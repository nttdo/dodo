==> flow/design.v <==
module uart_rx#( 
		parameter CLK_FRE = 50000000, CLK_UART = 115200 
		)( 
		input clk, rst, rx, enable, 
		output reg rx_done, 
		output reg [7:0] rx_out 
); 
reg [15:0] counter; 
reg data_re, flag; 
reg [9:0] mem_buffer; 
	always @(posedge clk or negedge rst) begin 
		if (!rst) begin 
			rx_done <= 0; 
			mem_buffer <= 0; 
			counter <= 0; 
			data_re <= 0; 
			rx_out <= 8'hff; 
			flag <= 0; 
		end else if (enable) begin 
			if (counter == 16'd0 && rx == 1'b0) begin 
				data_re <= 1'b1; 
			end else if (data_re) begin 
				case (counter)  
					CLK_FRE/(CLK_UART*2) * 1: 
						mem_buffer[0] <= rx; 
					CLK_FRE/(CLK_UART*2) * 3: 
						mem_buffer[1] <= rx; 
					CLK_FRE/(CLK_UART*2) * 5: 
						mem_buffer[2] <= rx; 
					CLK_FRE/(CLK_UART*2) * 7: 
						mem_buffer[3] <= rx; 
					CLK_FRE/(CLK_UART*2) * 9: 
						mem_buffer[4] <= rx; 
					CLK_FRE/(CLK_UART*2) * 11: 
						mem_buffer[5] <= rx; 
					CLK_FRE/(CLK_UART*2) * 13: 
						mem_buffer[6] <= rx; 
					CLK_FRE/(CLK_UART*2) * 15: 
						mem_buffer[7] <= rx; 
					CLK_FRE/(CLK_UART*2) * 17: 
						mem_buffer[8] <= rx; 
					CLK_FRE/(CLK_UART*2) * 19: begin 
						mem_buffer[9] <= rx; 
						data_re <= 1'b0; 
						flag <= 1; 
						rx_done <= 1; 
					end 
				endcase 
			end 
			if (data_re) begin 
				counter <= counter + 1; 
			end else begin 
				rx_done <= 0; 
				counter <= 0; 
			if (flag) begin 
				rx_out <= mem_buffer[8:1]; 
				flag <= 0; 
			end 
				mem_buffer <= 0; 
			end 
		end 
	end 
endmodule
Reports on uart_rx. Tool output for the design above, in the order of the flow. Lines are those of the file above, counted from 1. Cell names lack the library's common part. A cell with n/a has no value.

Top module: uart_rx. Clock input: clk. Cell library: sky130hd. Corner: tt_025C_1v80.

Word-level counts. Counts by Yosys on the flattened word-level netlist (proc, flatten, opt, wreduce; memories kept). Register bits leave out memories and registers merged into their read ports (data or address). Print and check cells are left out. Cells with the same type and inputs are merged into one.

The entry for input port bits reads 4. Bits in registers: 35.

The figure for mux-type cells is 36. Bitwise operators: 2. The figure for add/sub/neg operators is 1. The figure for equality and inequality tests is 19. Reductions and logical operators: 12.

Operators with widths (number): equality test 16 x 12 -> 1 bit with constant B (4); equality test 16 x 11 -> 1 bit with constant B (3); 2-to-1 mux 1 bit (35); AND reduction 3 bit (10); inequality test 2 x 1 -> 1 bit with constant B (9); adder 16 x 1 -> 16 bit with constant B (1); equality test 16 x 10 -> 1 bit with constant B (1); equality test 16 x 13 -> 1 bit with constant B (1); zero test 16 bit (1); 2-to-1 mux 16 bit (1); inverter 1 bit (2); inequality test 2 bit with constant B (1); logical AND 1 bit (1).

Longest topological paths. Yosys ltp: most cells in a row. Word level: on the elaborated netlist, between registers, memories and ports. Mapped: between sequential cells and ports; inverters and the memories' decode and read muxes count.

Depth in word-level cells: 6. ABC_AREA: 0. The entry for gate-level depth with buffers reads 6. For depth with buffers taken out the number is 6.

After synthesis. Source: synth_stat.txt of the flow (Yosys; design flattened, memories mapped). It holds for the ABC_AREA given above (unset counts as 0); a run with the other value may have another netlist.

Cells by type (number): dfrtp_1 (27); dfstp_2 (8); nand2_1 (22); mux2_2 (7); nand4_1 (9); mux2i_1 (5); nand3_1 (9); o21ai_0 (9); nor4_1 (7); clkbuf_8 (3); inv_1 (11); ha_1 (3); nor2_1 (10); nor3_1 (7); xnor2_1 (4); or2_2 (5); and3b_1 (3); clkbuf_1 (7).

Other cell types: 30; their cells: 45.

For standard cells after synthesis the number is 201. For sequential area the number is 0.0008858 mm2. Cell area after synthesis: 0.0019781 mm2. Under mapped flip-flops stands 35. The entry for buffer cells reads 12.

Worst setup path after synthesis. OpenSTA on the mapped netlist: ideal clock, no wires. The path of least setup slack (recovery checks aside). Input and output delay are each 20% of the period. Register names are those of the netlist, which keeps one name where synthesis merged equal registers.

Path type: flip-flop to flip-flop. Start: register counter[13]. End: register mem_buffer[1]. Under library setup time stands 0.124 ns. The figure for delay of the path is 2.104 ns. Driving pins on the path: 5. Path buffers: 0. The entry for period reads 2.87 ns. The figure for arrival is 1.980 ns. The entry for setup slack reads 0.766 ns. The figure for time at the first pin is 0.000 ns. Under period reached after synthesis stands 2.104 ns.

"delay of the path" = arrival - input delay + setup time. "driving pins on the path": output pins that drive a net of the path, with the launching flip-flop's if there is one; two outputs of one cell count as two. "period reached after synthesis" is the clock period less the worst setup slack; recovery checks do not enter. This is arithmetic on one report: input and output delays are still those of the set period (20% each). Between the ends stands the longest chain of elaborated cells between them, by number of cells; it is not shown to be the way that was timed. Of several equally long chains one is given. A line is the first line of the expression or statement that the cell stems from. Yosys adds cells for indexed reads and writes and turns some case tables into memories. At most two assigning lines are given for a register; there are more.

Path through: dfrtp_1 or4_4 or4_4 o311a_1 a211o_1. Cells in the longest elaborated chain: 4. Under elaborated cells on any way between the ends stands 9. For source lines of those cells the number is 3.

Ends and longest elaborated chain, after synthesis: start, declared (line 8) `reg [15:0] counter;`; start, assigned (line 15) `counter <= 0;`; start, assigned (line 51) `counter <= counter + 1;`; equality test 16 x 10 -> 1 bit (line 23) `case (counter)`; 2-to-1 mux 1 bit (line 23); 2-to-1 mux 1 bit (line 20) `if (counter == 16'd0 && rx == 1'b0) begin`; 2-to-1 mux 1 bit (line 50) `if (data_re) begin`; end, assigned (line 27) `mem_buffer[1] <= rx;`; end, assigned (line 59) `mem_buffer <= 0;`.

Path in the finished layout. From the final timing report of entry A: the path of least setup slack in the routed layout; clock arrival at registers is part of the times.

Path type: input port to flip-flop. Start: input enable. End: register counter[13]. Under library setup time stands 0.06 ns. The figure for arrival is 2.72 ns. The figure for external input delay is 0.65 ns. The figure for time at the first pin is 0.65 ns. The entry for setup slack reads 0.78 ns. The entry for period reads 3.26 ns. Driving pins on the path: 5. Path buffers: 1.

At most two assigning lines are given for a register; there are more.

Path through: clkdlybuf4s50_1 nand3_1 or4_1 or4_2 nand2_1.

Ends and longest elaborated chain, post-layout: start, declared (line 4) `input clk, rst, rx, enable,`; end, assigned (line 15) `counter <= 0;`; end, assigned (line 51) `counter <= counter + 1;`; end, declared (line 8) `reg [15:0] counter;`.

Chain of elaborated cells between the ends: none given.

Settings and measured results of 2 stored flow runs for module uart_rx (sky130hd), not sorted in any way. The constraints put input and output delay at 20% of the set period each and load the outputs with 0.01 pF. "clock period reached" = clock period - worst setup slack. The figure is calculated, with input and output delays left at 20% of the set period. "time used up by the worst setup path" means the part of the period allowed to the worst setup path (the constraints hold back 20% at inputs and 20% at outputs) less its slack; where the path has registers, the arrival times of their clocks count too. "power consumption" rests on the timing tool's default activity at the inputs, not on a simulated workload.

Entry A has these settings: period_ns 3.26; CORE_UTILIZATION 32; SETUP_SLACK_MARGIN 0.36; PLACE_DENSITY_LB_ADDON 0.08; HOLD_SLACK_MARGIN 0.17; CORE_MARGIN 7; CELL_PAD_IN_SITES_GLOBAL_PLACEMENT 1; ABC_AREA 0; GPL_ROUTABILITY_DRIVEN 1; CTS_CLUSTER_SIZE 38; SLEW_MARGIN 30; MAX_ROUTING_LAYER met4; CAP_MARGIN 20. The measured area of the standard cells in the finished layout is 0.0022084 mm2. The die size comes to 0.0085794 mm2. The clock period reached is 2.483 ns. The measured total negative slack is 0.000 ns. The time used up by the worst setup path reads 1.83 ns. Critical path kind: input port to flip-flop. The worst slack on setup checks stands at 0.777 ns. The measured power consumption is 991.5 uW. The Yosys chip area after synthesis comes to 0.0019781 mm2.

Entry B has these settings: period_ns 2.09; CORE_UTILIZATION 48; SETUP_SLACK_MARGIN 0.45; PLACE_DENSITY 0.47; CORE_ASPECT_RATIO 1.52; CELL_PAD_IN_SITES_GLOBAL_PLACEMENT 0; TNS_END_PERCENT 70; CAP_MARGIN 20; CORE_MARGIN 2; SLEW_MARGIN 20. The clock period reached is 2.062 ns. The Yosys chip area after synthesis comes to 0.0019781 mm2. The die size comes to 0.0046619 mm2. The measured power consumption is 1,755 uW. The measured total negative slack is 0.000 ns. The measured area of the standard cells in the finished layout is 0.0027401 mm2. The worst slack on setup checks stands at 0.028 ns. The time used up by the worst setup path reads 2.06 ns. Critical path kind: flip-flop to flip-flop.
