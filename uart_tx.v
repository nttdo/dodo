==> flow/design.v <==
module uart_tx#(parameter CLK_FRE = 50000000, CLK_UART = 115200)( 
	input clk, rst, enable, 
	input [1151:0] data_in, 
	output reg busy_tx, tx 
); 
reg [15:0] counter2, counter4; 
reg flag; 
reg [7:0] mem[0:144]; 
reg [7:0] mem_buffer1; 
reg [15:0] tx_counter; 
	always @(posedge clk or negedge rst) begin 
		if (!rst) begin  
			busy_tx <= 0; 
			mem_buffer1 <= 0; 
			tx <= 1'b1;    
			counter2 <= 16'd0; 
			counter4 <= 16'd0;   
			flag <= 0; 
			tx_counter <= 16'd0; 
		end else if (enable) begin 
                mem[0]   <= data_in[7:0];
                mem[1]   <= data_in[15:8];
                mem[2]   <= data_in[23:16];
                mem[3]   <= data_in[31:24];
                mem[4]   <= data_in[39:32];
                mem[5]   <= data_in[47:40];
                mem[6]   <= data_in[55:48];
                mem[7]   <= data_in[63:56];
                mem[8]   <= data_in[71:64];
                mem[9]   <= data_in[79:72];
                mem[10]  <= data_in[87:80];
                mem[11]  <= data_in[95:88];
                mem[12]  <= data_in[103:96];
                mem[13]  <= data_in[111:104];
                mem[14]  <= data_in[119:112];
                mem[15]  <= data_in[127:120];
                mem[16]  <= data_in[135:128];
                mem[17]  <= data_in[143:136];
                mem[18]  <= data_in[151:144];
                mem[19]  <= data_in[159:152];
                mem[20]  <= data_in[167:160];
                mem[21]  <= data_in[175:168];
                mem[22]  <= data_in[183:176];
                mem[23]  <= data_in[191:184];
                mem[24]  <= data_in[199:192];
                mem[25]  <= data_in[207:200];
                mem[26]  <= data_in[215:208];
                mem[27]  <= data_in[223:216];
                mem[28]  <= data_in[231:224];
                mem[29]  <= data_in[239:232];
                mem[30]  <= data_in[247:240];
                mem[31]  <= data_in[255:248];
                mem[32]  <= data_in[263:256];
                mem[33]  <= data_in[271:264];
                mem[34]  <= data_in[279:272];
                mem[35]  <= data_in[287:280];
                mem[36]  <= data_in[295:288];
                mem[37]  <= data_in[303:296];
                mem[38]  <= data_in[311:304];
                mem[39]  <= data_in[319:312];
                mem[40]  <= data_in[327:320];
                mem[41]  <= data_in[335:328];
                mem[42]  <= data_in[343:336];
                mem[43]  <= data_in[351:344];
                mem[44]  <= data_in[359:352];
                mem[45]  <= data_in[367:360];
                mem[46]  <= data_in[375:368];
                mem[47]  <= data_in[383:376];
                mem[48]  <= data_in[391:384];
                mem[49]  <= data_in[399:392];
                mem[50]  <= data_in[407:400];
                mem[51]  <= data_in[415:408];
                mem[52]  <= data_in[423:416];
                mem[53]  <= data_in[431:424];
                mem[54]  <= data_in[439:432];
                mem[55]  <= data_in[447:440];
                mem[56]  <= data_in[455:448];
                mem[57]  <= data_in[463:456];
                mem[58]  <= data_in[471:464];
                mem[59]  <= data_in[479:472];
                mem[60]  <= data_in[487:480];
                mem[61]  <= data_in[495:488];
                mem[62]  <= data_in[503:496];
                mem[63]  <= data_in[511:504];
                mem[64]  <= data_in[519:512];
                mem[65]  <= data_in[527:520];
                mem[66]  <= data_in[535:528];
                mem[67]  <= data_in[543:536];
                mem[68]  <= data_in[551:544];
                mem[69]  <= data_in[559:552];
                mem[70]  <= data_in[567:560];
                mem[71]  <= data_in[575:568];
                mem[72]  <= data_in[583:576];
                mem[73]  <= data_in[591:584];
                mem[74]  <= data_in[599:592];
                mem[75]  <= data_in[607:600];
                mem[76]  <= data_in[615:608];
                mem[77]  <= data_in[623:616];
                mem[78]  <= data_in[631:624];
                mem[79]  <= data_in[639:632];
                mem[80]  <= data_in[647:640];
                mem[81]  <= data_in[655:648];
                mem[82]  <= data_in[663:656];
                mem[83]  <= data_in[671:664];
                mem[84]  <= data_in[679:672];
                mem[85]  <= data_in[687:680];
                mem[86]  <= data_in[695:688];
                mem[87]  <= data_in[703:696];
                mem[88]  <= data_in[711:704];
                mem[89]  <= data_in[719:712];
                mem[90]  <= data_in[727:720];
                mem[91]  <= data_in[735:728];
                mem[92]  <= data_in[743:736];
                mem[93]  <= data_in[751:744];
                mem[94]  <= data_in[759:752];
                mem[95]  <= data_in[767:760];
                mem[96]  <= data_in[775:768];
                mem[97]  <= data_in[783:776];
                mem[98]  <= data_in[791:784];
                mem[99]  <= data_in[799:792];
                mem[100] <= data_in[807:800];
                mem[101] <= data_in[815:808];
                mem[102] <= data_in[823:816];
                mem[103] <= data_in[831:824];
                mem[104] <= data_in[839:832];
                mem[105] <= data_in[847:840];
                mem[106] <= data_in[855:848];
                mem[107] <= data_in[863:856];
                mem[108] <= data_in[871:864];
                mem[109] <= data_in[879:872];
                mem[110] <= data_in[887:880];
                mem[111] <= data_in[895:888];
                mem[112] <= data_in[903:896];
                mem[113] <= data_in[911:904];
                mem[114] <= data_in[919:912];
                mem[115] <= data_in[927:920];
                mem[116] <= data_in[935:928];
                mem[117] <= data_in[943:936];
                mem[118] <= data_in[951:944];
                mem[119] <= data_in[959:952];
                mem[120] <= data_in[967:960];
                mem[121] <= data_in[975:968];
                mem[122] <= data_in[983:976];
                mem[123] <= data_in[991:984];
                mem[124] <= data_in[999:992];
                mem[125] <= data_in[1007:1000];
                mem[126] <= data_in[1015:1008];
                mem[127] <= data_in[1023:1016];
                mem[128] <= data_in[1031:1024];
                mem[129] <= data_in[1039:1032];
                mem[130] <= data_in[1047:1040];
                mem[131] <= data_in[1055:1048];
                mem[132] <= data_in[1063:1056];
                mem[133] <= data_in[1071:1064];
                mem[134] <= data_in[1079:1072];
                mem[135] <= data_in[1087:1080];
                mem[136] <= data_in[1095:1088];
                mem[137] <= data_in[1103:1096];
                mem[138] <= data_in[1111:1104];
                mem[139] <= data_in[1119:1112];
                mem[140] <= data_in[1127:1120];
                mem[141] <= data_in[1135:1128];
                mem[142] <= data_in[1143:1136];
                mem[143] <= data_in[1151:1144];
			if (tx_counter < 16'd144) begin 
				mem_buffer1 <= mem[tx_counter]; 
				counter2 <= counter2 + 16'd1; 
				case (counter2)  
					CLK_FRE/CLK_UART * 0 : tx <= 0; 
					CLK_FRE/CLK_UART * 1 : tx <= mem_buffer1[0]; 
					CLK_FRE/CLK_UART * 2 : tx <= mem_buffer1[1];
					CLK_FRE/CLK_UART * 3 : tx <= mem_buffer1[2]; 
					CLK_FRE/CLK_UART * 4 : tx <= mem_buffer1[3]; 
					CLK_FRE/CLK_UART * 5 : tx <= mem_buffer1[4]; 
					CLK_FRE/CLK_UART * 6 : tx <= mem_buffer1[5]; 
					CLK_FRE/CLK_UART * 7 : tx <= mem_buffer1[6]; 
					CLK_FRE/CLK_UART * 8 : tx <= mem_buffer1[7]; 
					CLK_FRE/CLK_UART * 9 : begin 
						tx <= 1; 
						counter2 <= 16'd0; 
						tx_counter <= tx_counter + 1; 
					end 
				endcase 
			end else begin 
				tx <= 1; 
				busy_tx <= 1; 
			end 
		end else begin 
			tx    <= 1'b1;  
			counter2  <= 16'd0; 
			counter4  <= 16'd0;   
			flag   <= 0; 
			busy_tx  <= 0; 
			tx_counter  <= 16'd0;   
		end 
	end 
endmodule 
# Tool chain data of uart_tx
# Tool output for the design above, in the order of the flow.
# Lines are those of the file above, counted from 1.
# Operators carry their Yosys type and port widths (W data, S select, Z words).
# Cell names lack the library's common part.
# A cell with n/a has no value.
[inputs]
design = "uart_tx"
clock_port = "clk"
cell_library = "sky130hd"
pvt_corner = "tt_025C_1v80"

# Word-level counts
# Source: Yosys, flattened and elaborated. Widths are those after wreduce. Registers that Yosys merges into a memory's read port (data or address) are not register bits. Print and check cells do not count. Equal cells are merged and count once.
[bits]
memories = 0
register_bits = 1194
mem_bits_ro = 0
clocked_rd_ports_x_width = 0
latch_bits = 0
ram_bits = 0
[classes]
add_sub_neg = 2
mux = 12
n_shift = 0
logic = 0
reduce_logical = 5
n_div = 0
equal = 157
cmp = 1
mul = 0
[ops]
columns = ["op", "n"]
rows = [
  ["$pmux W8 S145", 1],
  ["$eq A8 B7 Y1 const B", 64],
  ["$eq A8 B6 Y1 const B", 32],
  ["$eq A8 B8 Y1 const B", 17],
  ["$eq A8 B5 Y1 const B", 16],
  ["$mux W16", 6],
  ["$eq A16 B12 Y1 const B", 5],
  ["$eq A8 B4 Y1 const B", 8],
  ["$add A16 B1 Y16 const B", 2],
  ["$eq A16 B11 Y1 const B", 2],
  ["$eq A8 B3 Y1 const B", 4],
  ["$eq A16 B10 Y1 const B", 1],
  ["$lt A16 B8 Y1 const B", 1],
  ["$eq A16 B9 Y1 const B", 1],
  ["$logic_not A16 Y1", 1],
  ["$eq A8 B2 Y1 const B", 2],
  ["$ne A12 B2 Y1 const B", 1],
  ["$pmux W1 S10", 1],
  ["$eq A8 B1 Y1 const B", 1],
  ["$logic_not A8 Y1", 1],
  ["$reduce_and A2 Y1", 3],
  ["$ne A2 B1 Y1 const B", 2],
  ["$mux W1", 4],
  ["$ne A2 B2 Y1 const B", 1],
]

# Longest topological paths
# Depth = most cells in a row (Yosys ltp): at word level without a register or memory, in the mapped netlist without a sequential cell, where the memories' decode and read muxes count.
[depth]
word_depth = 4
ABC_AREA = 0
depth_mapped = 14
depth_no_buf = 10

# Mapped cells and area
# Source: synth_stat.txt of the flow (Yosys; design flattened, memories mapped). It holds for the ABC_AREA given above (unset counts as 0); a run with the other value may have another netlist.
[by_type]
columns = ["cell_type", "n", "area_total_um2"]
rows = [
  ["edfxtp_1", 1152, 3.46E+04],
  ["a22oi_1", 225, 1689.12],
  ["dfrtp_1", 41, 1.03E+03],
  ["nand3_1", 154, 770.739],
  ["a32oi_1", 79, 691.914],
  ["o22ai_1", 90, 563.04],
  ["a22o_1", 55, 481.712],
  ["nor2_1", 115, 431.664],
  ["nand4_1", 66, 412.896],
  ["clkbuf_1", 101, 379.114],
  ["a221oi_1", 41, 359.094],
  ["a21oi_1", 69, 345.331],
  ["nand2_1", 92, 345.331],
  ["buf_2", 57, 285.274],
  ["mux2i_1", 27, 270.259],
  ["nor4_1", 42, 262.752],
  ["o21ai_0", 47, 235.226],
  ["a222oi_1", 22, 220.211],
]
# Other cell types: 66; their cells: 367.
[synth_totals]
mapped_area_um2 = 46214.3
stdcells = 2842
ff_cells = 1194
sequential_area_um2 = 35645.4
buf_cells = 210

# Timing after synthesis
# Path of least setup slack by OpenSTA after synthesis, without wires, with an ideal clock, recovery checks aside; 20% of the period is set as input and as output delay. Where synthesis merged equal registers, the netlist keeps one of their names.
[synth_path]
path_type = "input port to flip-flop"
startpoint = "input port enable"
endpoint = "register mem[0][0]"
n_path_buf = 0
slack_ps = 15692
in_delay_ps = 10780
arrival_ps = 36536
driving_pins = 1
delay_ps = 27428
tclk_ps = 53900
period_less_setup_slack_ps = 38208
# "delay_ps" is the arrival time less input delay plus setup time.
# "driving_pins": output pins that drive a net of the path, with the launching flip-flop's if there is one; two outputs of one cell count as two.
# "period_less_setup_slack_ps" = period - worst setup slack (recovery checks aside). The figure is calculated, with input and output delays left at 20% of the set period.
# Between the ends stands the longest chain of elaborated cells between them, by number of cells; it is not shown to be the way that was timed. Of several equally long chains one is given.
# A line is the first line of the expression or statement that the cell stems from. Yosys adds cells for indexed reads and writes and turns some case tables into memories.
[synth_via]
cell_sequence = "and2_1"
elab_chain_cells = 1
cells_between = 1
cone_lines = 0
cone_classes = "reduce/logical: 1"
[synth_lines]
columns = ["item", "line", "source"]
rows = [
  ["start: declaration", 2, "input clk, rst, enable,"],
  ["$reduce_and A2 Y1", "n/a", ""],
  ["end: assignment", 21, "mem[0]   <= data_in[7:0];"],
  ["end: declaration", 8, "reg [7:0] mem[0:144];"],
]

# Timing after layout
# Path of least setup slack in the final report of record 1 (OpenROAD, finished layout, wires in). Where an end is a register, its clock arrival counts in the times.
# The path's times are printed in steps of 10 ps; the period is the one set.
[layout_path]
path_type = "input port to flip-flop"
startpoint = "input port enable"
endpoint = "register mem[80][0]"
tclk_ps = 33300
driving_pins = 5
in_delay_ps = 6660
n_path_buf = 4
arrival_ps = 11030
slack_ps = 22610
# Between the ends stands the longest chain of elaborated cells between them, by number of cells; it is not shown to be the way that was timed. Of several equally long chains one is given.
[layout_via]
cell_sequence = "clkdlybuf4s50_1 and2_4 buf_12 buf_12 buf_4"
elab_chain_cells = 1
cells_between = 1
cone_lines = 0
cone_classes = "reduce/logical: 1"
[layout_lines]
columns = ["item", "line", "source"]
rows = [
  ["start: declaration", 2, "input clk, rst, enable,"],
  ["$reduce_and A2 Y1", "n/a", ""],
  ["end: assignment", 101, "mem[80]  <= data_in[647:640];"],
  ["end: declaration", 8, "reg [7:0] mem[0:144];"],
]

# uart_tx through Yosys and OpenROAD on sky130hd: 2 stored runs, unordered, with their settings and measured results. The constraints put input and output delay at 20% of the set period each and load the outputs with 0.01 pF.
# "period_reached_ps" is the run's clock period less its worst setup slack. It is reckoned from that one timing run; input and output delays stay at 20% of the period that was set.
# By "worst_path_allowed_less_slack_ps" is meant the share of the clock period that the worst setup path is allowed (20% is reserved at inputs, 20% at outputs), minus its slack. Clock arrival times at its registers enter into it.
# By "total_power_w" is meant OpenSTA's value without simulated activity: inputs other than the clock are taken to toggle once in ten clock periods, and the tool carries that through the logic.
# "worst_path_allowed_less_slack_ps" is known to 10 ps.

[[run]]
name = "record 1"
[run.settings]
period_ns = 33.3
CAP_MARGIN = 20
CORE_MARGIN = 2
CORE_UTILIZATION = 40
SLEW_MARGIN = 20
[run.results]
final_cell_area_um2 = 64010.1
die_area_um2 = 118271.0
synthesis_area_um2 = 46214.3
worst_path_allowed_less_slack_ps = 4030
worstPathKind = "input port to flip-flop"
period_reached_ps = 10686
total_power_w = 0.003389
worstSetupSlack_ps = 22614

[[run]]
name = "record 2"
[run.settings]
period_ns = 34.2
CORE_UTILIZATION = 56
PLACE_DENSITY_LB_ADDON = 0.18
CORE_ASPECT_RATIO = 0.7
TNS_END_PERCENT = 75
ABC_AREA = 0
GPL_TIMING_DRIVEN = 1
GPL_ROUTABILITY_DRIVEN = 0
CTS_CLUSTER_DIAMETER = 60
MIN_ROUTING_LAYER = "met1"
CAP_MARGIN = 20
CORE_MARGIN = 2
SLEW_MARGIN = 20
[run.results]
outcome = "incomplete, placement halted on PPL-0024"
